==> flow/design.v <==
module player
#(
    parameter size = 22
)
(
    input wire rst,
    input wire clk,
    input wire enable,
    input wire tft_busy,
    output reg tft_dc,
    output reg[7:0] tft_data,
    output reg tft_transmit,
    output reg busy,
    input wire[8:0] x,
    input wire[8:0] y,
    input wire draw,
    input wire[2:0] direction
);
wire[7:0] player_color[2:0];
wire[483:0] sprite[2:0];
reg[$clog2(size) - 1 : 0] pixel_counter_x, pixel_counter_y;
reg[3:0] selection_counter;
reg[7:0] sub_pixel_counter;
reg[8:0] x_min, y_min, x_max, y_max;
reg[8:0] x_new, y_new;
reg drawing_background;
assign player_color[0] = 8'hff;
assign player_color[1] = 8'hff;
assign player_color[2] = 8'h00;
assign sprite[0] = {
22'b0000000111111110000000,
22'b0000011111111111100000,
22'b0000111111111111110000,
22'b0001111111111111111000,
22'b0011111111111111111100,
22'b0111111111111101111110,
22'b0111111111111111111110,
22'b1111111111111111111111,
22'b1111111111111111111111,
22'b1111111111111111111111,
22'b1111111111111111111111,
22'b1111111111111111111111,
22'b1111111111111111111111,
22'b1111111111111111111111,
22'b1111111111111111111111,
22'b0111111111111111111110,
22'b0111111111111111111110,
22'b0011111111111111111100,
22'b0001111111111111111000,
22'b0000111111111111110000,
22'b0000011111111111100000,
22'b0000000111111110000000
};
assign sprite[1] = {
22'b0000000000000000000000,
22'b0000010000000000100000,
22'b0000111000000001110000,
22'b0001111000000001111000,
22'b0011111100000011111100,
22'b0111111100000011111110,
22'b0111111110000111111110,
22'b1111111110000111011111,
22'b1111111111001111111111,
22'b1111111111001111111111,
22'b1111111111111111111111,
22'b1111111111111111111111,
22'b1111111111111111111111,
22'b1111111111111111111111,
22'b1111111111111111111111,
22'b0111111111111111111110,
22'b0111111111111111111110,
22'b0011111111111111111100,
22'b0001111111111111111000,
22'b0000111111111111110000,
22'b0000011111111111100000,
22'b0000000111111110000000
};
assign sprite[2] = {
22'b0000000000000000000000,
22'b0000000000000000000000,
22'b0000000000000000000000,
22'b0000000000000000000000,
22'b0011000000000000001100,
22'b0111100000000000011110,
22'b0111110000000000111110,
22'b1111111000000001111111,
22'b1111111100000011111111,
22'b1111111110000111111111,
22'b1111111111001111110111,
22'b1111111111111111111111,
22'b1111111111111111111111,
22'b1111111111111111111111,
22'b1111111111111111111111,
22'b0111111111111111111110,
22'b0111111111111111111110,
22'b0011111111111111111100,
22'b0001111111111111111000,
22'b0000111111111111110000,
22'b0000011111111111100000,
22'b0000000111111110000000
};
reg [11:0]animation_step;
wire [$clog2(size * size) - 1:0] pixel_index;
rotator #(.size(size)) rotator
(
    .x(pixel_counter_x),
    .y(pixel_counter_y),
    .direction(direction + 1),
    .index(pixel_index)
);
always @(posedge clk)
begin
    if (~rst & enable)
    begin
        if (!busy)
        begin
            if (x_new == x && y_new == y)
            begin
                x_min <= x_new;
                x_max <= x_new + size - 1;
                y_min <= y_new;
                y_max <= y_new + size - 1;
            end
            else if (x_new == x)
            begin
                x_min <= x_new;
                x_max <= x_new + size - 1;
                if (y_new < y)
                begin
                    y_min <= y_new;
                    y_max <= y - 1;
                end
                else
                begin
                    y_min <= size + y + 1;
                    y_max <= size + y_new - 1;
                end
            end
            else if (y_new == y)
            begin
                y_min <= y_new;
                y_max <= y_new + size - 1;
                if (x_new < x)
                begin
                    x_min <= x_new;
                    x_max <= x - 1;
                end
                else
                begin
                    x_min <= size + x + 1;
                    x_max <= size + x_new - 1;
                end
            end
            else
            begin
                x_min <= x_new;
                x_max <= x_new + size - 1;
                y_min <= y_new;
                y_max <= y_new + size - 1;
            end
        end
        else if (~tft_busy & ~tft_transmit)
        begin
            if (selection_counter == 12 & pixel_counter_x == 0 & pixel_counter_y == size)
            begin
                if (drawing_background)
                begin
                    x_min <= x_new;
                    y_min <= y_new;
                    x_max <= x_new + size - 1;
                    y_max <= y_new + size - 1;
                end
            end
        end
    end
end
always @(posedge clk)
begin
    if (~rst & enable & busy & ~tft_busy & ~tft_transmit)
    begin
        if (selection_counter > 0 & selection_counter < 12)
        begin
            case(selection_counter)
                1:  {tft_transmit, tft_dc, tft_data} <= {1'b1, 1'b0, 8'h2a};
                2:  {tft_transmit, tft_dc, tft_data} <= {1'b1, 1'b1, 7'b0, x_min[8:8]};
                3:  {tft_transmit, tft_dc, tft_data} <= {1'b1, 1'b1,       x_min[7:0]};
                4:  {tft_transmit, tft_dc, tft_data} <= {1'b1, 1'b1, 7'b0, x_max[8:8]};
                5:  {tft_transmit, tft_dc, tft_data} <= {1'b1, 1'b1,       x_max[7:0]};
                6:  {tft_transmit, tft_dc, tft_data} <= {1'b1, 1'b0, 8'h2b};
                7:  {tft_transmit, tft_dc, tft_data} <= {1'b1, 1'b1, 7'b0, y_min[8:8]};
                8:  {tft_transmit, tft_dc, tft_data} <= {1'b1, 1'b1,       y_min[ 7:0]};
                9:  {tft_transmit, tft_dc, tft_data} <= {1'b1, 1'b1, 7'b0, y_max[8:8]};
                10: {tft_transmit, tft_dc, tft_data} <= {1'b1, 1'b1,       y_max[ 7:0]};
                11: {tft_transmit, tft_dc, tft_data} <= {1'b1, 1'b0, 8'h2c};
            endcase
        end
        else if (selection_counter == 12 & pixel_counter_x != size & pixel_counter_y != size)
        begin
            if (drawing_background)
            begin
                {tft_transmit, tft_dc, tft_data} <= {1'b1, 1'b1, 8'h00};
            end
            else
            begin
                {tft_transmit, tft_dc, tft_data} <= {1'b1, 1'b1, sprite[animation_step[11:10] < 3 ? animation_step[11:10] : 1][pixel_index] ? player_color[sub_pixel_counter] : 8'h00};
            end
        end
    end
    else
    begin
        tft_transmit <= 0;
    end
end
always @(posedge clk)
begin
    if (rst)
    begin
        drawing_background <= 0;
        animation_step <= 0;
    end
    else if (enable)
    begin
        if (!busy)
        begin
            animation_step <= animation_step + 1;
            if (x_new == x && y_new == y)
            begin
                drawing_background <= 0;
            end
            else
            begin
                drawing_background <= 1;
            end
        end
        else if (~tft_busy & ~tft_transmit)
        begin
            if (selection_counter == 12 & pixel_counter_x == 0 & pixel_counter_y == size)
            begin
                if (drawing_background)
                begin
                    drawing_background <= 0;
                end
                else
                begin
                    drawing_background <= 1;
                end
            end
        end
    end
end
always @(posedge clk)
begin
    if (rst)
    begin
        pixel_counter_x <= 0;
        pixel_counter_y <= 0;
        sub_pixel_counter <= 0;
    end
    else if (enable)
    begin
        if (!busy)
        begin
            pixel_counter_x <= 0;
            pixel_counter_y <= 0;
        end
        else if (~tft_busy & ~tft_transmit)
        begin
            if (selection_counter == 12 & pixel_counter_x != size & pixel_counter_y != size)
            begin
                sub_pixel_counter <= sub_pixel_counter == 2 ? 0 : sub_pixel_counter + 1;
                pixel_counter_x <= sub_pixel_counter == 2 ? (pixel_counter_x == size - 1 ? 0 : pixel_counter_x + 1) : pixel_counter_x;
                pixel_counter_y <= sub_pixel_counter == 2 ? (pixel_counter_x == size - 1 ? pixel_counter_y + 1 : pixel_counter_y) : pixel_counter_y;
            end
            else if (pixel_counter_x == 0 & pixel_counter_y == size)
            begin
                if (drawing_background)
                begin
                    pixel_counter_x <= 0;
                    pixel_counter_y <= 0;
                end
            end
        end
    end
end
always @(posedge clk)
begin
    if (rst)
    begin
        busy <= 0;
    end
    else if (enable)
    begin
        if (!busy)
        begin
            busy <= 1;
        end
        else if (~tft_busy & ~tft_transmit)
        begin
            if (selection_counter == 12 & pixel_counter_x == 0 & pixel_counter_y == size & ~drawing_background)
            begin
                busy <= 0;
            end
        end
    end
end
always @(posedge clk)
begin
    if (rst)
    begin
        x_new <= 5;
        y_new <= 5;
    end
    else if (enable)
    begin
        if (!busy)
        begin
            x_new <= x;
            y_new <= y;
        end
    end
end
always @(posedge clk)
begin
    if (rst)
    begin
        selection_counter <= 0;
    end
    else if (enable)
    begin
        if (!busy)
        begin
            selection_counter <= 1;
        end
        else if (~tft_busy & ~tft_transmit)
        begin
            if (selection_counter > 0 & selection_counter < 12)
            begin
                selection_counter <= selection_counter + 1;
            end
            else if (pixel_counter_x == 0 & pixel_counter_y == size)
            begin
                if (drawing_background)
                begin
                    selection_counter <= 1;
                end
            end
        end
    end
end
endmodule
module rotator
#(
    parameter size = 22
)
(
    input wire[$clog2(size)-1:0] x,
    input wire[$clog2(size)-1:0] y,
    input wire[1:0] direction,
    output wire[$clog2(size * size) - 1:0] index
);
assign index = direction == 0 ? (size - y - 1) * size + (size - x - 1) :
               direction == 1 ? x * size + (size - y - 1) :
               direction == 2 ? y * size + x :
               direction == 3 ? (size - x - 1) * size + y : 0;
endmodule
# == Step by step through the tools: player ==
# The steps from the RTL of player to its reports follow in flow order.
# Line numbers count from 1 in the design file above.
# Cell names lack the library's common part.
# The mark - stands for no value.
# inputs
design,player
clk_port,clk
library,sky130hd
corner,tt_025C_1v80

# == Elaborated design ==
# Source: Yosys, flattened and elaborated, memories not mapped. Widths are those after wreduce. Registers that Yosys merges into a memory's read port (data or address) are not register bits. Print and check cells do not count.
# word_totals
ff_bits,100
inputBits,26
out_inout_bits,11
word_cells,206
# classes
addsub,28
n_mul,4
cmp,5
equal,38
shifts,1
mux,77
n_logic,17
n_reduce_logical,20
# op_table
op,n
484-bit 2-to-1 mux,4
484-bit parallel mux with 3-bit select,1
484-bit by 9-bit variable part select with 1-bit output,1
9-bit 2-to-1 mux,34
32-bit by 4-bit multiplier with 8-bit output with constant B,2
8-bit parallel mux with 11-bit select,1
32-bit by 1-bit subtractor with 32-bit output with constant B,2
5-bit by 4-bit multiplier with 8-bit output with constant B,2
5-bit 2-to-1 mux,12
9-bit by 1-bit subtractor with 9-bit output with constant B,6
8-bit 2-to-1 mux,5
5-bit by 9-bit adder with 9-bit output with constant A,4
4-bit equality test with constant B,5
4-bit 2-to-1 mux,5
9-bit by 1-bit adder with 9-bit output with constant B,2
9-bit by 5-bit adder with 9-bit output,2
9-bit by 5-bit adder with 9-bit output with constant B,2
9-bit adder,2
9-bit < comparator,2
9-bit equality test,2
4-bit by 3-bit equality test with 1-bit output with constant B,4
8-bit parallel mux with 2-bit select,1
1-bit AND,12
12-bit by 1-bit adder with 12-bit output with constant B,1
12-bit by 1-bit inequality test with 1-bit output with constant B,1
3-bit by 1-bit inequality test with 1-bit output with constant B,4
4-bit AND reduction,3
5-bit by 5-bit subtractor with 6-bit output with constant A,2
# Not listed: further kinds 34, cells in them 66.

# == Longest topological paths ==
# Longest topological path by Yosys (ltp), each cell counted once; first at word level (registers and memories cut), then after technology mapping (sequential cells cut; the memories' decode and read muxes count).
# logic_depth
ltp_word,13
ABC_AREA,0
depth_mapped,22
mapped_depth_nobuf,22

# == Synthesis result ==
# Source: synth_stat.txt of the flow (Yosys; design flattened, memories mapped). It holds for the ABC_AREA given above (unset counts as 0); a run with the other value may have another netlist.
# The area totals of this step are shown rounded.
# synth_totals
stdcells,1129
mapped_area_um2,9610
seq_area_um2,2450
flip_flops,100
buf_cells,51
# types
cell,n
edfxtp_1,45
ha_1,105
dfxtp_1,55
xnor2_1,69
nand2_1,108
inv_1,95
a21oi_1,69
xor2_1,39
nor2_1,87
fa_1,16
mux2i_1,29
nand3_1,45
o21ai_0,44
mux2_2,16
clkbuf_1,38
o21a_1,18
nor3_1,23
nand4_1,15
# Other cell types: 68; their cells: 213.
# The figures by module come from a second, unflattened synthesis with its own total; it is not the netlist above.
# hier_totals
hier_cells,1082
hier_area_um2,9410
# Rows give one instance, submodules left out.
# modules
mod,instances,cells,mod_area_um2,seq_area_um2
player,1,756,6590,2450
rotator (size=22),1,326,2820,0.0

# == Path before layout ==
# OpenSTA on the mapped netlist: ideal clock, no wires. The path of least setup slack (recovery checks aside). Input and output delay are each 20% of the period. Register names are those of the netlist, which keeps one name where synthesis merged equal registers.
# synth_path
path_type,register to register
from,register pixel_counter_y[0]
to,register tft_data[0]
tclk_ps,6830
setup_ps,265
t_first_pin_ps,0
t_arrival_ps,4857
t_required_ps,6565
setup_slack_ps,1707
path_delay_ps,5122
path_stages,21
path_buffers,2
period_less_setup_slack_ps,5123
# "path_delay_ps" = arrival - input delay + setup time.
# "path_stages": output pins that drive a net of the path, with the launching flip-flop's if there is one; two outputs of one cell count as two.
# "period_less_setup_slack_ps" is the clock period less the worst setup slack; recovery checks do not enter. This is arithmetic on one report: input and output delays are still those of the set period (20% each).
# Between the ends stands the longest chain of elaborated cells between them, by number of cells; it is not shown to be the way that was timed. Of several equally long chains one is given.
# Each line given opens the expression or statement behind the cell; cells for indexed reads and writes are added by Yosys, which also makes memories of some case tables.
# A register here has more assigning lines than the two given.
# Ways into the end's enable are left out, as the timed path ends at the data pin.
# synth_between
cell_sequence,dfxtp_1 > ha_1 > buf_2 > xor2_1 > nand3_1 > xnor2_1 > xnor2_1 > ha_1 > fa_1 > ha_1 > xnor2_1 > ha_1 > nor2_1 > a32oi_1 > nand3_1 > or3_1 > clkbuf_1 > a2111oi_0 > o31ai_1 > nand4_2 > nand3_1
elab_chain_cells,10
# synth_lines
item,line,source
"start, declared",21,"reg[$clog2(size) - 1 : 0] pixel_counter_x, pixel_counter_y;"
"start, assigned",256,pixel_counter_y <= 0;
"start, assigned",272,pixel_counter_y <= sub_pixel_counter == 2 ? (pixel_counter_x == size - 1 ? pixel_counter_y + 1 : pixel_counter ...
5-bit by 5-bit subtractor with 6-bit output,361,assign index = direction == 0 ? (size - y - 1) * size + (size - x - 1) :
32-bit by 1-bit subtractor with 32-bit output,361,
32-bit by 4-bit multiplier with 8-bit output,361,
9-bit adder,361,
9-bit 2-to-1 mux,361,
484-bit by 9-bit variable part select with 1-bit output,205,"{tft_transmit, tft_dc, tft_data} <= {1'b1, 1'b1, sprite[animation_step[11:10] < 3 ? animation_step[11:10] : 1] ..."
8-bit 2-to-1 mux,205,
8-bit 2-to-1 mux,199,if (drawing_background)
8-bit 2-to-1 mux,197,else if (selection_counter == 12 & pixel_counter_x != size & pixel_counter_y != size)
8-bit 2-to-1 mux,181,if (selection_counter > 0 & selection_counter < 12)
"end, declared",11,"output reg[7:0] tft_data,"

# == Timing after layout ==
# Path of least setup slack in the final report of stored run 1 (OpenROAD, finished layout, wires in). Where an end is a register, its clock arrival counts in the times.
# The report prints the path's times to 10 ps; the period is as set.
# layout_path
path_type,register to register
from,register pixel_counter_x[1]
to,register tft_data[2]
tclk_ps,4590
setup_ps,260
t_first_pin_ps,350
t_arrival_ps,4850
t_required_ps,4680
setup_slack_ps,-170
path_stages,20
path_buffers,2
# Between the ends stands the longest chain of elaborated cells between them, by number of cells; it is not shown to be the way that was timed. Of several equally long chains one is given.
# A register here has more assigning lines than the two given.
# Ways into the end's enable are left out, as the timed path ends at the data pin.
# layout_between
cell_sequence,dfxtp_4 > ha_4 > xor2_4 > a31oi_4 > xnor2_2 > ha_1 > inv_1 > fa_1 > inv_1 > ha_4 > buf_4 > xnor2_1 > buf_4 > xnor2_1 > a211oi_1 > or3_4 > mux2i_1 > o32ai_2 > o21bai_4 > nand3_1
elab_chain_cells,13
# layout_lines
item,line,source
"start, declared",21,"reg[$clog2(size) - 1 : 0] pixel_counter_x, pixel_counter_y;"
"start, assigned",255,pixel_counter_x <= 0;
"start, assigned",271,pixel_counter_x <= sub_pixel_counter == 2 ? (pixel_counter_x == size - 1 ? 0 : pixel_counter_x + 1) : pixel_co ...
5-bit by 5-bit subtractor with 6-bit output,364,direction == 3 ? (size - x - 1) * size + y : 0;
32-bit by 1-bit subtractor with 32-bit output,364,
32-bit by 4-bit multiplier with 8-bit output,364,
9-bit by 5-bit adder with 9-bit output,364,
9-bit 2-to-1 mux,364,
9-bit 2-to-1 mux,363,direction == 2 ? y * size + x :
9-bit 2-to-1 mux,362,direction == 1 ? x * size + (size - y - 1) :
9-bit 2-to-1 mux,361,assign index = direction == 0 ? (size - y - 1) * size + (size - x - 1) :
484-bit by 9-bit variable part select with 1-bit output,205,"{tft_transmit, tft_dc, tft_data} <= {1'b1, 1'b1, sprite[animation_step[11:10] < 3 ? animation_step[11:10] : 1] ..."
8-bit 2-to-1 mux,205,
8-bit 2-to-1 mux,199,if (drawing_background)
8-bit 2-to-1 mux,197,else if (selection_counter == 12 & pixel_counter_x != size & pixel_counter_y != size)
8-bit 2-to-1 mux,181,if (selection_counter > 0 & selection_counter < 12)
"end, declared",11,"output reg[7:0] tft_data,"

# Measured data: module player, platform sky130hd, 2 stored runs of the flow under differing settings, order arbitrary. Input and output delays are each 20% of the period that was set; the output load is 0.01 pF.
# "achieved_period_ps" means the clock period less the worst setup slack. The figure is calculated, with input and output delays left at 20% of the set period.
# "worst_path_allowed_less_slack_ps" = time allowed to the worst setup path (clock period - input delay - output delay, where it has them) - its slack; a late launch clock adds to it, a late capture clock takes from it.
# By "power_uw" is meant OpenSTA's value without simulated activity: inputs other than the clock are taken to toggle once in ten clock periods, and the tool carries that through the logic.
# "worst_path_allowed_less_slack_ps" is known to 10 ps.
# The results are shown rounded.
# Among the settings, n/a means not set for that run.
setting or result,stored run 1,stored run 2
period_ns,4.59,8.94
CORE_UTILIZATION,57,23
PLACE_DENSITY_LB_ADDON,0.25,0.07
CORE_ASPECT_RATIO,0.78,n/a
TNS_END_PERCENT,95,n/a
CAP_MARGIN,20,40
CORE_MARGIN,2,2
SLEW_MARGIN,20,20
SETUP_SLACK_MARGIN,n/a,1.93
CELL_PAD_IN_SITES_GLOBAL_PLACEMENT,n/a,0
CELL_PAD_IN_SITES_DETAIL_PLACEMENT,n/a,0
ABC_AREA,n/a,1
GPL_ROUTABILITY_DRIVEN,n/a,0
CTS_CLUSTER_DIAMETER,n/a,318
timing.setup.tns_ps,-1220,0
worst_setup_slack_ps,-168,3330
dieArea_um2,17900,43900
achieved_period_ps,4758,5614
post_synth_area_um2,9610,9710
holdWs_ps,481,476
final_util_pct,71.5,26.2
layout_stdcell_area_um2,11700,11000
worst_path_allowed_less_slack_ps,4760,5610
critical_path_type,register to register,register to register
power_uw,2790,1410
