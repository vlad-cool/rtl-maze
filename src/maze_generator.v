==> flow/design.v <==
module maze_generator
(
    input wire clk,
    input wire rst,
    input wire[7:0] rnd,
    input wire[3:0] h_expansion,
    input wire[3:0] v_expansion,
    output reg[159:0] h_walls,
    output reg[164:0] v_walls,
    output wire busy
);
localparam H_INDEX_LIMIT = 160;
localparam V_INDEX_LIMIT = 165;
localparam VISITED_INDEX_LIMIT = 150;
localparam DIR_UP = 0;
localparam DIR_RIGHT = 1;
localparam DIR_DOWN = 2;
localparam DIR_LEFT = 3;
assign busy = filling_stage | walking_stage | expansion_stage;
reg visited[149:0];
reg[7:0] filling_h_index;
reg[7:0] filling_v_index;
reg[7:0] visited_index;
wire filling_stage;
assign filling_stage = (filling_v_index < V_INDEX_LIMIT);
wire walking_stage;
assign walking_stage = (~filling_stage) & (have_valid_direction | (stack_ptr > 0));
reg[3:0] x, y;
wire[7:0] position;
assign position = ({3'h0, y} << 3) + ({3'h0, y} << 1) + x;
wire[1:0] valid_directions[0:3];
assign valid_directions[DIR_UP]    = ((y > 0)  & ~visited[position - 10]);
assign valid_directions[DIR_RIGHT] = ((x < 9)  & ~visited[position + 1]);
assign valid_directions[DIR_DOWN]  = ((y < 14) & ~visited[position + 10]);
assign valid_directions[DIR_LEFT]  = ((x > 0)  & ~visited[position - 1]);
wire have_valid_direction;
assign have_valid_direction = valid_directions[0] | valid_directions[1] | valid_directions[2] | valid_directions[3];
reg[3:0] stack_x[149:0];
reg[3:0] stack_y[149:0];
reg[7:0] stack_ptr;
wire[1:0] direction;
assign direction = valid_directions[rnd[1:0]] ? rnd & 2'b11 : 
                   valid_directions[(rnd + 1) & 2'b11] ? (rnd + 1) & 2'b11 : 
                   valid_directions[(rnd + 2) & 2'b11] ? (rnd + 2) & 2'b11 : (rnd + 3) & 2'b11;
wire[1:0] dx[3:0];
assign dx[DIR_UP]    = 2'd1;
assign dx[DIR_RIGHT] = 2'd2;
assign dx[DIR_DOWN]  = 2'd1;
assign dx[DIR_LEFT]  = 2'd0;
wire[1:0] dy[3:0];
assign dy[DIR_UP]    = 2'd0;
assign dy[DIR_RIGHT] = 2'd1;
assign dy[DIR_DOWN]  = 2'd2;
assign dy[DIR_LEFT]  = 2'd1;
reg[3:0] expansion_h_index;
reg[3:0] expansion_v_index;
wire expansion_stage;
assign expansion_stage = (~filling_stage) & (~walking_stage) & (expansion_h_index < h_expansion) & (expansion_v_index < v_expansion);
wire[3:0] rnd_9;
assign rnd_9 = (rnd[3:0] < 9) ? rnd[3:0] : (rnd[3:0] - 9);
wire[3:0] rnd_10;
assign rnd_10 = (rnd[3:0] < 10) ? rnd[3:0] : (rnd[3:0] - 10);
wire[3:0] rnd_1_14;
assign rnd_1_14 = (rnd[3:0] < 14) ? (rnd[3:0] + 1) : (rnd[3:0] - 13);
wire[3:0] rnd_15;
assign rnd_15 = (rnd[3:0] < 15) ? rnd[3:0] : 0;
always @(posedge clk)
begin
    if(rst)
        filling_h_index <= 0;
    else if(filling_h_index < H_INDEX_LIMIT)
        filling_h_index <= filling_h_index + 1;
end
always @(posedge clk)
begin
    if(rst)
        filling_v_index <= 0;
    else if(filling_v_index < V_INDEX_LIMIT)
        filling_v_index <= filling_v_index + 1;
end
always @(posedge clk)
begin
    if(rst)
        visited_index <= 0;
    else if(visited_index < VISITED_INDEX_LIMIT)
        visited_index <= visited_index + 1;
end
always @(posedge clk)
begin
    if(filling_h_index < H_INDEX_LIMIT)  
        h_walls[filling_h_index] <= 1;
    else if(walking_stage & ~direction[0] & have_valid_direction)  
        h_walls[position + (direction == DIR_DOWN ? 10 : 0)] <= 0;
    else if(expansion_stage & (expansion_h_index < h_expansion))  
        h_walls[({4'h0, rnd_1_14} << 3) + ({4'h0, rnd_1_14} << 1) + rnd_10] <= 0;
end
always @(posedge clk)
begin
    if(filling_v_index < V_INDEX_LIMIT)  
        v_walls[filling_v_index] <= 1;
    else if(walking_stage & direction[0] & have_valid_direction)  
        v_walls[position + y + (direction == DIR_RIGHT)] <= 0;
    else if(expansion_stage & (expansion_v_index < v_expansion))  
        v_walls[({4'h0, rnd_15} << 3) + ({4'h0, rnd_15} << 1) + rnd_15 + rnd_9 + 1] <= 0;
end
always @(posedge clk)
begin
    if(visited_index < VISITED_INDEX_LIMIT)  
        visited[visited_index] <= 0;
    else if(walking_stage)
        visited[position] <= 1;
end
always @(posedge clk)
begin
    if(rst)
        stack_ptr <= 0;
    else if(walking_stage)
        stack_ptr <= have_valid_direction ? (stack_ptr + 1) : (stack_ptr - 1);
end
always @(posedge clk)
begin
    if(walking_stage & have_valid_direction)
    begin
        stack_x[stack_ptr] <= x;
        stack_y[stack_ptr] <= y;
    end
end
always @(posedge clk)
begin
    if(rst)
    begin
        x <= 0;
    end
    else if(walking_stage)
    begin
        if(have_valid_direction)
            x <= x + dx[direction] - 1;
        else
            x <= stack_x[stack_ptr - 1];
    end
end
always @(posedge clk)
begin
    if(rst)
    begin
        y <= 0;
    end
    else if(walking_stage)
    begin
        if(have_valid_direction)
            y <= y + dy[direction] - 1;
        else
            y <= stack_y[stack_ptr - 1];
    end
end
always @(posedge clk)
begin
    if(rst)
        expansion_h_index <= 0;
    else if(expansion_stage & (expansion_h_index < h_expansion))
        expansion_h_index <= expansion_h_index + 1;
end
always @(posedge clk)
begin
    if(rst)
        expansion_v_index <= 0;
    else if(expansion_stage & (expansion_v_index < v_expansion))
        expansion_v_index <= expansion_v_index + 1;
end
endmodule
Reports on maze_generator

What the tools print for maze_generator, step after step.
Line numbers count from 1 in the design file above.
Cell names lack the library's common part.
The mark - stands for no value.

Design top: maze_generator
Clock input: clk
Cell library: sky130hd
Timing corner: tt_025C_1v80

Elaborated design

Source: Yosys, flattened and elaborated, memories not mapped. Widths are those after wreduce. Registers that Yosys merges into a memory's read port (data or address) are not register bits. Print and check cells do not count.
Memory sizes are those after Yosys's memory passes, which may raise the word count (mostly to a power of two), join words into wider ones and drop unused or constant bits.

Latch bits: 0
Cells after elaboration: 188
Memory cells: 3
Memory bits (writable): 1350
Flip-flop bits (word level): 373
Clocked read ports x word width: 0
ROM bits: 0

Memory list:

| memory  | depth | width | rd ports | wr ports | RTL line | source |
| stack_x | 150   | 4     | 1        | 1        | 38       | `reg[3:0] stack_x[149:0];` |
| stack_y | 150   | 4     | 1        | 1        | 39       | `reg[3:0] stack_y[149:0];` |
| visited | 150   | 1     | 4        | 1        | 20       | `reg visited[149:0];` |

Magnitude comparators: 14
Mux-type cells: 41
Add/subtract/negate cells: 39
Equality and inequality tests: 13
$mul: 0
Shift-type cells: 10
Divide/modulo/power cells: 0
Bitwise operators: 46
Reduce/logical cells: 12

Operators by type and width:

| cell                                                               | count |
| 1-bit by 9-bit variable shift with 165-bit output with constant A  | 3 |
| 165-bit bitwise AND                                                | 3 |
| 165-bit OR                                                         | 3 |
| 165-bit inverter                                                   | 3 |
| 165-bit two-way mux                                                | 3 |
| 1-bit by 9-bit variable shift with 160-bit output with constant A  | 3 |
| 160-bit bitwise AND                                                | 3 |
| 160-bit OR                                                         | 3 |
| 160-bit inverter                                                   | 3 |
| 160-bit two-way mux                                                | 3 |
| 1-bit by 33-bit variable shift with 165-bit output with constant A | 2 |
| 1-bit by 33-bit variable shift with 160-bit output with constant A | 2 |
| 8-bit two-way mux                                                  | 6 |
| 8-bit by 1-bit adder with 8-bit output with constant B             | 5 |
| 8-bit negator with 9-bit output                                    | 4 |
| 4-bit two-way mux                                                  | 9 |
| 11-bit negator with 33-bit output                                  | 1 |
| 9-bit negator with 33-bit output                                   | 1 |
| 4-bit less-than comparator with constant B                         | 6 |
| 7-bit by 5-bit adder with 8-bit output                             | 3 |
| 8-bit by 4-bit adder with 8-bit output                             | 3 |
| 8-bit less-than comparator with constant B                         | 3 |
| 2-bit case mux with 4-bit select                                   | 3 |
| 8-bit by 4-bit adder with 9-bit output                             | 2 |
| 2-bit two-way mux                                                  | 9 |
| 2-bit equality test with constant B                                | 8 |
| 8-bit by 1-bit subtractor with 8-bit output with constant B        | 2 |
| 4-bit by 1-bit adder with 4-bit output with constant B             | 3 |

Not listed: further kinds 26, cells in them 73.

Logic depth

Longest topological path by Yosys (ltp), each cell counted once; first at word level (registers and memories cut), then after technology mapping (sequential cells cut; the memories' decode and read muxes count).

Depth after elaboration: 17
ABC_AREA: 0
Depth in mapped cells: 46

After synthesis

Yosys stat after the flow's synthesis: flattened, memories mapped to cells. It holds for the ABC_AREA given above (unset counts as 0); a run with the other value may have another netlist.
The area totals of this step are shown rounded.

Cells by type:

| cell     | count | area in all (sq um) |
| edfxtp_1 | 1675  | 5.03E+04 |
| mux4_2   | 445   | 1E+04 |
| nor2_1   | 591   | 2.22E+03 |
| nand2_1  | 539   | 2023.19 |
| a221oi_1 | 180   | 1.58E+03 |
| a21oi_1  | 295   | 1.48E+03 |
| ha_1     | 90    | 1126.08 |
| mux2i_1  | 97    | 970.931 |
| dfxtp_1  | 48    | 960.922 |
| nor3_1   | 182   | 910.874 |
| clkbuf_1 | 235   | 882.096 |
| nand3_1  | 162   | 810.778 |
| nor4_1   | 96    | 600.576 |
| o21ai_0  | 119   | 595.571 |
| xnor2_1  | 68    | 595.571 |
| a311oi_1 | 59    | 516.746 |
| a31oi_1  | 71    | 444.176 |
| inv_1    | 97    | 364.099 |

Other cell types: 77; their cells: 831.

Standard cells after synthesis: 5880
Cell area after synthesis: 0.0826 sq mm
Buffer cells: 392
Flip-flops: 1723
Sequential part of the area: 0.0513 sq mm

Path before layout

Path of least setup slack by OpenSTA after synthesis, without wires, with an ideal clock, recovery checks aside; 20% of the period is set as input and as output delay. Where synthesis merged equal registers, the netlist keeps one of their names.

Path kind: reg-to-reg
Start: register y[0]
End: register v_walls[100]
Path delay: 12.893 ns
Stages on the path: 26
Slack: 1.107 ns
Clock period: 14.0 ns
Arrival time: 11.141 ns
Path buffers: 12
Synthesis period reached: 12.893 ns

"path delay" is the arrival time less input delay plus setup time.
"stages on the path": output pins that drive a net of the path, with the launching flip-flop's if there is one; two outputs of one cell count as two.
"synthesis period reached" = period - worst setup slack (recovery checks aside). The figure is calculated, with input and output delays left at 20% of the set period.
Between the ends stands the longest chain of elaborated cells between them, by number of cells; it is not shown to be the way that was timed. Of several equally long chains one is given.
Each line given opens the expression or statement behind the cell; cells for indexed reads and writes are added by Yosys, which also makes memories of some case tables.
The chain passes a memory read, where the word-level depth is cut; so it can be longer than that depth.
A register here has more assigning lines than the two given.
Where a signal picks the word or bit written, the line may be left out of the assigning lines.
Only ways into the end's enable, where the timed path ends, are counted here.

Cell sequence: dfxtp_1 -> ha_1 -> buf_4 -> buf_6 -> buf_6 -> buf_6 -> buf_4 -> buf_2 -> inv_1 -> ha_1 -> clkbuf_1 -> buf_2 -> clkbuf_1 -> nand3_1 -> a41oi_1 -> nor2_1 -> or4_1 -> and4_1 -> buf_2 -> and2_1 -> o32ai_4 -> a2111o_1 -> a21boi_4 -> buf_6 -> buf_2 -> nand3_1
Cells in the longest elaborated chain: 17

Ends and longest elaborated chain, after synthesis:

| item                                         | RTL line | source |
| start, declared                              | 28       | `reg[3:0] x, y;` |
| start, assigned                              | 151      | `y <= y + dy[direction] - 1;` |
| start, assigned                              | 153      | `y <= stack_y[stack_ptr - 1];` |
| 7-bit by 5-bit adder with 8-bit output       | 30       | `assign position = ({3'h0, y} << 3) + ({3'h0, y} << 1) + x;` |
| 8-bit by 4-bit adder with 8-bit output       | 30       |  |
| 8-bit by 4-bit subtractor with 8-bit output  | 32       | `assign valid_directions[DIR_UP]    = ((y > 0)  & ~visited[position - 10]);` |
| memory 150 x 1 bit                           | 20       | `reg visited[149:0];` |
| 1-bit inverter with 2-bit output             | 32       |  |
| 1-bit by 2-bit bitwise AND with 2-bit output | 32       |  |
| 1-bit OR x3                                  | 37       | `assign have_valid_direction = valid_directions[0] \| valid_directions[1] \| valid_directions[2] \| valid_directio ...` |
| 1-bit OR                                     | 27       | `assign walking_stage = (~filling_stage) & (have_valid_direction \| (stack_ptr > 0));` |
| 1-bit bitwise AND                            | 27       |  |
| 1-bit inverter                               | 58       | `assign expansion_stage = (~filling_stage) & (~walking_stage) & (expansion_h_index < h_expansion) & (expansion_ ...` |
| 1-bit bitwise AND x3                         | 58       |  |
| 1-bit bitwise AND                            | 103      | `else if(expansion_stage & (expansion_v_index < v_expansion))` |
| 3-bit nonzero test                           | -        |  |
| end, assigned                                | 100      | `v_walls[filling_v_index] <= 1;` |
| end, declared                                | 9        | `output reg[164:0] v_walls,` |

Path in the finished layout

Path of least setup slack in the final report of stored run 1 (OpenROAD, finished layout, wires in). Where an end is a register, its clock arrival counts in the times.

Path kind: reg-to-reg
Start: register x[2]
End: register v_walls[60]
Path buffers: 1
Arrival time: 12.35 ns
Slack: 3.61 ns
Stages on the path: 30
Clock period: 15.4 ns

A register here has more assigning lines than the two given.
Where a signal picks the word or bit written, the line may be left out of the assigning lines.

Cell sequence: dfxtp_4 -> ha_1 -> ha_1 -> fa_1 -> xnor2_2 -> buf_4 -> inv_1 -> xnor2_2 -> nor2_1 -> a41oi_1 -> nor2_1 -> or4_1 -> and4_1 -> and2_0 -> o32a_1 -> a21oi_4 -> xnor2_2 -> inv_1 -> nor2_1 -> fa_1 -> fa_1 -> xnor2_1 -> nand3_1 -> o21ai_0 -> nand2_1 -> xnor2_1 -> nand3_1 -> nor2_1 -> a31o_2 -> a21oi_1

Ends and longest elaborated chain, post-layout:

| item            | RTL line | source |
| start, declared | 28       | `reg[3:0] x, y;` |
| start, assigned | 137      | `x <= x + dx[direction] - 1;` |
| start, assigned | 139      | `x <= stack_x[stack_ptr - 1];` |
| end, assigned   | 100      | `v_walls[filling_v_index] <= 1;` |
| end, declared   | 9        | `output reg[164:0] v_walls,` |

No chain of elaborated cells between the ends is given.

Memo
Re: implementation data of maze_generator

Measured data: module maze_generator, platform sky130hd, 2 stored runs of the flow under differing settings, order arbitrary. Input and output delays are each 20% of the period that was set; the output load is 0.01 pF.
"time used up by the worst setup path" = time allowed to the worst setup path (clock period - input delay - output delay, where it has them) - its slack; a late launch clock adds to it, a late capture clock takes from it.
By "total power after layout" is meant OpenSTA's value without simulated activity: inputs other than the clock are taken to toggle once in ten clock periods, and the tool carries that through the logic.
The results are shown rounded.

## Stored run 1

==> flow/run.sh <==
#!/bin/bash
# the make line also repeats the synthesis and layout settings of config.mk as NAME=value (left out here)
make -C /OpenROAD-flow-scripts/flow DESIGN_CONFIG=/design/flow/config.mk WORK_HOME=/design/flow/orfs CLKGATE_MAP_FILE= finish
==> flow/config.mk <==
export PLATFORM = sky130hd
export DESIGN_NAME = maze_generator
export DESIGN_NICKNAME = maze_generator
export VERILOG_FILES = /design/flow/design.v
export SDC_FILE = /design/flow/constraint.sdc
export NUM_CORES = 4
export LEC_CHECK = 0
export CAP_MARGIN = 20
export CORE_MARGIN = 2
export CORE_UTILIZATION = 40
export SETUP_SLACK_MARGIN = -0.11
export SLEW_MARGIN = 20
==> flow/constraint.sdc <==
create_clock -name core_clock -period 15.4 [get_ports {clk}]
set_input_delay 3.0800 -clock core_clock [delete_from_list [all_inputs] [get_ports {clk}]]
set_output_delay 3.0800 -clock core_clock [all_outputs]
set_load 0.01 [all_outputs]

| result of stored run 1 | value |
|---|---|
| worst hold slack in the final report | 0.512 ns |
| total negative setup slack | 0.000 ns |
| utilization after routing | 46.4% |
| total power after layout | 0.0105 W |
| netlist area reported by Yosys | 0.0826 sq mm |
| worst setup slack after layout | 3.61 ns |
| overall die area | 0.21 sq mm |
| time used up by the worst setup path | 11.79 ns |
| critical path type | reg-to-reg |

## Stored run 2

==> flow/run.sh <==
#!/bin/bash
# the make line also repeats the synthesis and layout settings of config.mk as NAME=value (left out here)
make -C /OpenROAD-flow-scripts/flow DESIGN_CONFIG=/design/flow/config.mk WORK_HOME=/design/flow/orfs CLKGATE_MAP_FILE= finish
==> flow/config.mk <==
export PLATFORM = sky130hd
export DESIGN_NAME = maze_generator
export DESIGN_NICKNAME = maze_generator
export VERILOG_FILES = /design/flow/design.v
export SDC_FILE = /design/flow/constraint.sdc
export NUM_CORES = 4
export LEC_CHECK = 0
export CAP_MARGIN = 20
export CORE_MARGIN = 6
export CORE_UTILIZATION = 26
export GPL_ROUTABILITY_DRIVEN = 1
export GPL_TIMING_DRIVEN = 1
export MAX_ROUTING_LAYER = met4
export PLACE_DENSITY_LB_ADDON = 0.04
export SETUP_SLACK_MARGIN = 2.58
export SLEW_MARGIN = 20
export TNS_END_PERCENT = 75
==> flow/constraint.sdc <==
create_clock -name core_clock -period 12.5 [get_ports {clk}]
set_input_delay 2.5000 -clock core_clock [delete_from_list [all_inputs] [get_ports {clk}]]
set_output_delay 2.5000 -clock core_clock [all_outputs]
set_load 0.01 [all_outputs]

| result of stored run 2 | value |
|---|---|
| worst hold slack in the final report | 0.493 ns |
| total negative setup slack | 0.000 ns |
| utilization after routing | 31.3% |
| total power after layout | 0.0136 W |
| netlist area reported by Yosys | 0.0826 sq mm |
| worst setup slack after layout | 2.89 ns |
| overall die area | 0.331 sq mm |
| time used up by the worst setup path | 9.61 ns |
| critical path type | reg-to-reg |
