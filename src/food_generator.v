==> flow/design.v <==
module food_generator
(
    input wire clk,
    input wire rst,
    input wire[7:0] rnd,
    input wire[3:0] player_x,
    input wire[3:0] player_y,
    output reg[299:0] food,
    output wire busy
);
localparam RARE_FOOD_PROBABILITY = 21;
reg[7:0] index;
reg[2:0] crux_index;
wire main_stage;
wire second_stage;
assign busy = (crux_index < 4);
assign main_stage = (index < 150);
assign second_stage = (~main_stage) & busy;
wire[3:0] crux_x;
assign crux_x = ((rnd[2:0] < 5) ? rnd[2:0] : (rnd[2:0] - 5)) + (crux_index[0] ? 5 : 0);  
wire[3:0] crux_y;
assign crux_y = ((rnd[2:0] < 7) ? rnd[2:0] : (rnd[2:0] - 7)) + (crux_index[1] ? 8 : 0);  
wire[7:0] crux_place;
assign crux_place = ({3'h0, crux_y} << 3) + ({3'h0, crux_y} << 1) + crux_x;
wire skip;  
assign skip = (crux_index[0] == (player_x > 4)) & (crux_index[1] == (player_y > 7));
wire rare;
assign rare = (rnd < RARE_FOOD_PROBABILITY);
always @(posedge clk)
begin
    if(rst)
        index <= 0;
    else if(main_stage)
        index <= index + 1;
end
always @(posedge clk)
begin
    if(rst)
        crux_index <= 0;
    else if(second_stage)
        crux_index <= crux_index + 1;
end
always @(posedge clk)
begin
    if(main_stage)
    begin
        food[{index, 1'b1}] <= rare;
        food[{index, 1'b0}] <= ~rare;
    end
    else if(second_stage & (~skip))
    begin
        food[{crux_place, 1'b1}] <= 1;
        food[{crux_place, 1'b0}] <= 1;
    end
end
endmodule
[Reports on food_generator]
Tool output for the design above, in the order of the flow.
Lines are those of the file above, counted from 1.
Operators carry their Yosys type and port widths (W data, S select, Z words).
Library cell names are shortened.
Not given: n/a
Design
  top module: food_generator
  clock: clk
  library: sky130hd
  timing corner: tt_025C_1v80

[Elaborated design]
Source: Yosys, flattened and elaborated, memories not mapped. Widths are those after wreduce. Registers that Yosys merges into a memory's read port (data or address) are not register bits. Print and check cells do not count. Equal cells are merged and count once.
Storage and ports
  memories kept: 0
  bits in writable memories: 0
  output and inout port bits: 301
  memory bits (read-only): 0
  input bits: 18
  bits in latches: 0
  word width x clocked read ports: 0
  register bits: 311
Cells by class
  add/sub/neg operators: 12
  shift-type cells: 6
  reduce/logical cells: 1
  bitwise gates (word level): 18
  $mul: 0
  divide/modulo/power cells: 0
  mux-type cells: 6
  equal/unequal tests: 2
  $lt $le $gt $ge: 7
Operator list (number)
  $shift A1 B10 Y300 const A: 4
  $and A300 B300 Y300: 4
  $or A300 B300 Y300: 4
  $not A300 Y300: 4
  $shift A1 B10 Y300: 2
  $mux W300: 2
  $neg A9 Y10: 4
  $mux W4: 3
  $lt A3 B3 Y1 const B: 3
  $sub A3 B3 Y4 const B: 2
  $gt A4 B3 Y1 const B: 2
  $add A7 B5 Y8: 1
  $add A8 B1 Y8 const B: 1
  $add A8 B4 Y8: 1
  $lt A8 B5 Y1 const B: 1
  $lt A8 B8 Y1 const B: 1
  $add A4 B3 Y4: 1
  $add A4 B4 Y4: 1
  $and A1 B1 Y1: 3
  $not A1 Y1: 3
  $add A3 B1 Y3 const B: 1
  $mux W3: 1
  $eq A1 B1 Y1: 2
  $reduce_bool A2 Y1: 1

[Longest topological paths]
Longest topological path by Yosys (ltp), each cell counted once; first at word level (registers and memories cut), then after technology mapping (sequential cells cut; the memories' decode and read muxes count).
Depth
  word-level depth: 14
  ABC_AREA: 0
  depth in mapped cells: 20

[After synthesis]
Source: synth_stat.txt of the flow (Yosys; design flattened, memories mapped). It holds for the ABC_AREA given above (unset counts as 0); a run with the other value may have another netlist.
Synthesis totals
  cell count: 2023
  sequential part of the area: 0.0092289 mm^2
  mapped area: 0.0193423 mm^2
  flip-flop cells: 311
Cells by type (number)
  edfxtp_1: 300
  o21ai_0: 237
  o221ai_1: 114
  nand2_1: 221
  a21oi_1: 135
  nor2_1: 168
  clkbuf_1: 119
  nand3_1: 83
  a311oi_1: 40
  ha_1: 28
  a221oi_1: 37
  a31oi_1: 41
  o211ai_1: 31
  dfxtp_1: 11
  a22oi_1: 23
  nor3_1: 34
  and3_1: 22
  xnor2_1: 15
Other cell types: 68; their cells: 364.

[Path before layout]
OpenSTA on the mapped netlist: ideal clock, no wires. The path of least setup slack (recovery checks aside). Input and output delay are each 20% of the period. Register names are those of the netlist, which keeps one name where synthesis merged equal registers.
Timing post-synthesis
  kind: input-to-reg
  start point: input player_x[0]
  end point: register food[0]
  input delay: 9040 ps
  required time: 43824 ps
  buffers on the path: 0
  path slack: 13471 ps
  clock period: 45200 ps
  launch time at the first pin: 9040 ps
  stages: 5
  path delay: 22688 ps
  data arrival time: 30352 ps
  synthesis period reached: 31729 ps
"path delay" = arrival - input delay + setup time.
"stages": output pins that drive a net of the path, with the launching flip-flop's if there is one; two outputs of one cell count as two.
"synthesis period reached" is the clock period less the worst setup slack; recovery checks do not enter. This is arithmetic on one report: input and output delays are still those of the set period (20% each).
The rows between start and end are the longest chain of elaborated cells between them; the timing report does not say that the signal goes this way. Where chains are equally long, one stands for them.
Each line given opens the expression or statement behind the cell; cells for indexed reads and writes are added by Yosys, which also makes memories of some case tables.
Where a signal picks the word or bit written, the line may be left out of the assigning lines.
Only ways into the end's enable, where the timed path ends, are counted here.
Between the ends, post-synthesis
  cell sequence: o21a_1 > nor2_1 > xnor2_1 > nor2_1 > o21ai_0
  length of the longest elaborated chain: 6
RTL lines, path post-synthesis
  start: declaration: RTL line 6  | input wire[3:0] player_x,
  $gt A4 B3 Y1: RTL line 26  | assign skip = (crux_index[0] == (player_x > 4)) & (crux_index[1] == (player_y > 7));
  $eq A1 B1 Y1: RTL line 26
  $and A1 B1 Y1: RTL line 26
  $not A1 Y1: RTL line 50  | else if(second_stage & (~skip))
  $and A1 B1 Y1: RTL line 50
  $reduce_bool A2 Y1
  end: declaration: RTL line 8  | output reg[299:0] food,

[Worst path after layout]
Path of least setup slack in the final report of flow run 1 (OpenROAD, finished layout, wires in). Where an end is a register, its clock arrival counts in the times.
The path's times are printed in steps of 10 ps; the period is the one set.
Timing after layout
  kind: input-to-reg
  start point: input rnd[0]
  end point: register food[102]
  buffers on the path: 2
  input delay: 6960 ps
  clock period: 34800 ps
  required time: 35180 ps
  data arrival time: 12830 ps
  launch time at the first pin: 6960 ps
  path slack: 22350 ps
  stages: 18
Where a signal picks the word or bit written, the line may be left out of the assigning lines.
Between the ends, after layout
  cell sequence: clkdlybuf4s50_1 > inv_1 > ha_1 > nor2b_1 > xnor2_1 > ha_1 > a31oi_1 > xor2_1 > fa_1 > fa_1 > buf_4 > nand3b_1 > nor2_1 > a21boi_1 > o21ai_1 > a211oi_2 > nand2_1 > o221ai_1
RTL lines, path after layout
  start: declaration: RTL line 5  | input wire[7:0] rnd,
  end: declaration: RTL line 8  | output reg[299:0] food,
No chain of elaborated cells between the ends is given.

## Implementation results

Record of 2 stored runs of the RTL-to-layout flow on food_generator, platform sky130hd. The runs are unordered. Constraints: input delay and output delay 20% of the set period each, output load 0.01 pF.
By "achieved clock period" is meant the clock period of the run minus its worst setup slack. This is arithmetic on one report: input and output delays are still those of the set period (20% each).
"worst setup path time": the worst setup path's part of the clock period (all of it between registers, 20% less for each end at a port) less its slack. A launch clock that arrives late makes it longer, a capture clock that arrives late makes it shorter.
"power": no workload was simulated; the value follows from the tool's default switching activity.
"worst setup path time" is given in steps of 10 ps.

Flow run 1
==> flow/run.sh <==
#!/bin/bash
# the make line also repeats the synthesis and layout settings of config.mk as NAME=value (left out here)
make -C /OpenROAD-flow-scripts/flow DESIGN_CONFIG=/design/flow/config.mk WORK_HOME=/design/flow/orfs CLKGATE_MAP_FILE= finish
==> flow/config.mk <==
export PLATFORM = sky130hd
export DESIGN_NAME = food_generator
export DESIGN_NICKNAME = food_generator
export VERILOG_FILES = /design/flow/design.v
export SDC_FILE = /design/flow/constraint.sdc
export NUM_CORES = 4
export LEC_CHECK = 0
export CAP_MARGIN = 25
export CORE_MARGIN = 10
export CORE_UTILIZATION = 30
export CTS_CLUSTER_DIAMETER = 302
export GPL_ROUTABILITY_DRIVEN = 1
export HOLD_SLACK_MARGIN = 0.28
export PLACE_DENSITY = 0.49
export SETUP_SLACK_MARGIN = 5.0
export SLEW_MARGIN = 20
export TNS_END_PERCENT = 75
==> flow/constraint.sdc <==
create_clock -name core_clock -period 34.8 [get_ports {clk}]
set_input_delay 6.9600 -clock core_clock [delete_from_list [all_inputs] [get_ports {clk}]]
set_output_delay 6.9600 -clock core_clock [all_outputs]
set_load 0.01 [all_outputs]

==> results of flow run 1 <==
chip area after synthesis (Yosys): 0.0193423 mm^2
die area: 0.0750294 mm^2
standard-cell area of the final layout: 0.0245961 mm^2
worst setup slack after layout: 22350 ps
power: 1317 uW
achieved clock period: 12450 ps
worst setup path time: 5490 ps
worst setup path kind: input-to-reg

Flow run 2
==> flow/run.sh <==
#!/bin/bash
# the make line also repeats the synthesis and layout settings of config.mk as NAME=value (left out here)
make -C /OpenROAD-flow-scripts/flow DESIGN_CONFIG=/design/flow/config.mk WORK_HOME=/design/flow/orfs CLKGATE_MAP_FILE= finish
==> flow/config.mk <==
export PLATFORM = sky130hd
export DESIGN_NAME = food_generator
export DESIGN_NICKNAME = food_generator
export VERILOG_FILES = /design/flow/design.v
export SDC_FILE = /design/flow/constraint.sdc
export NUM_CORES = 4
export LEC_CHECK = 0
export CAP_MARGIN = 20
export CELL_PAD_IN_SITES_GLOBAL_PLACEMENT = 1
export CORE_MARGIN = 6
export CORE_UTILIZATION = 53
export CTS_CLUSTER_SIZE = 20
export HOLD_SLACK_MARGIN = 0.11
export MAX_ROUTING_LAYER = met5
export PLACE_DENSITY_LB_ADDON = 0.03
export SETUP_SLACK_MARGIN = 3.64
export SLEW_MARGIN = 20
export TNS_END_PERCENT = 45
==> flow/constraint.sdc <==
create_clock -name core_clock -period 20.4 [get_ports {clk}]
set_input_delay 4.0800 -clock core_clock [delete_from_list [all_inputs] [get_ports {clk}]]
set_output_delay 4.0800 -clock core_clock [all_outputs]
set_load 0.01 [all_outputs]

==> results of flow run 2 <==
chip area after synthesis (Yosys): 0.0193423 mm^2
die area: 0.0412232 mm^2
standard-cell area of the final layout: 0.0240956 mm^2
worst setup slack after layout: 10760 ps
power: 2236 uW
achieved clock period: 9640 ps
worst setup path time: 5560 ps
worst setup path kind: input-to-reg
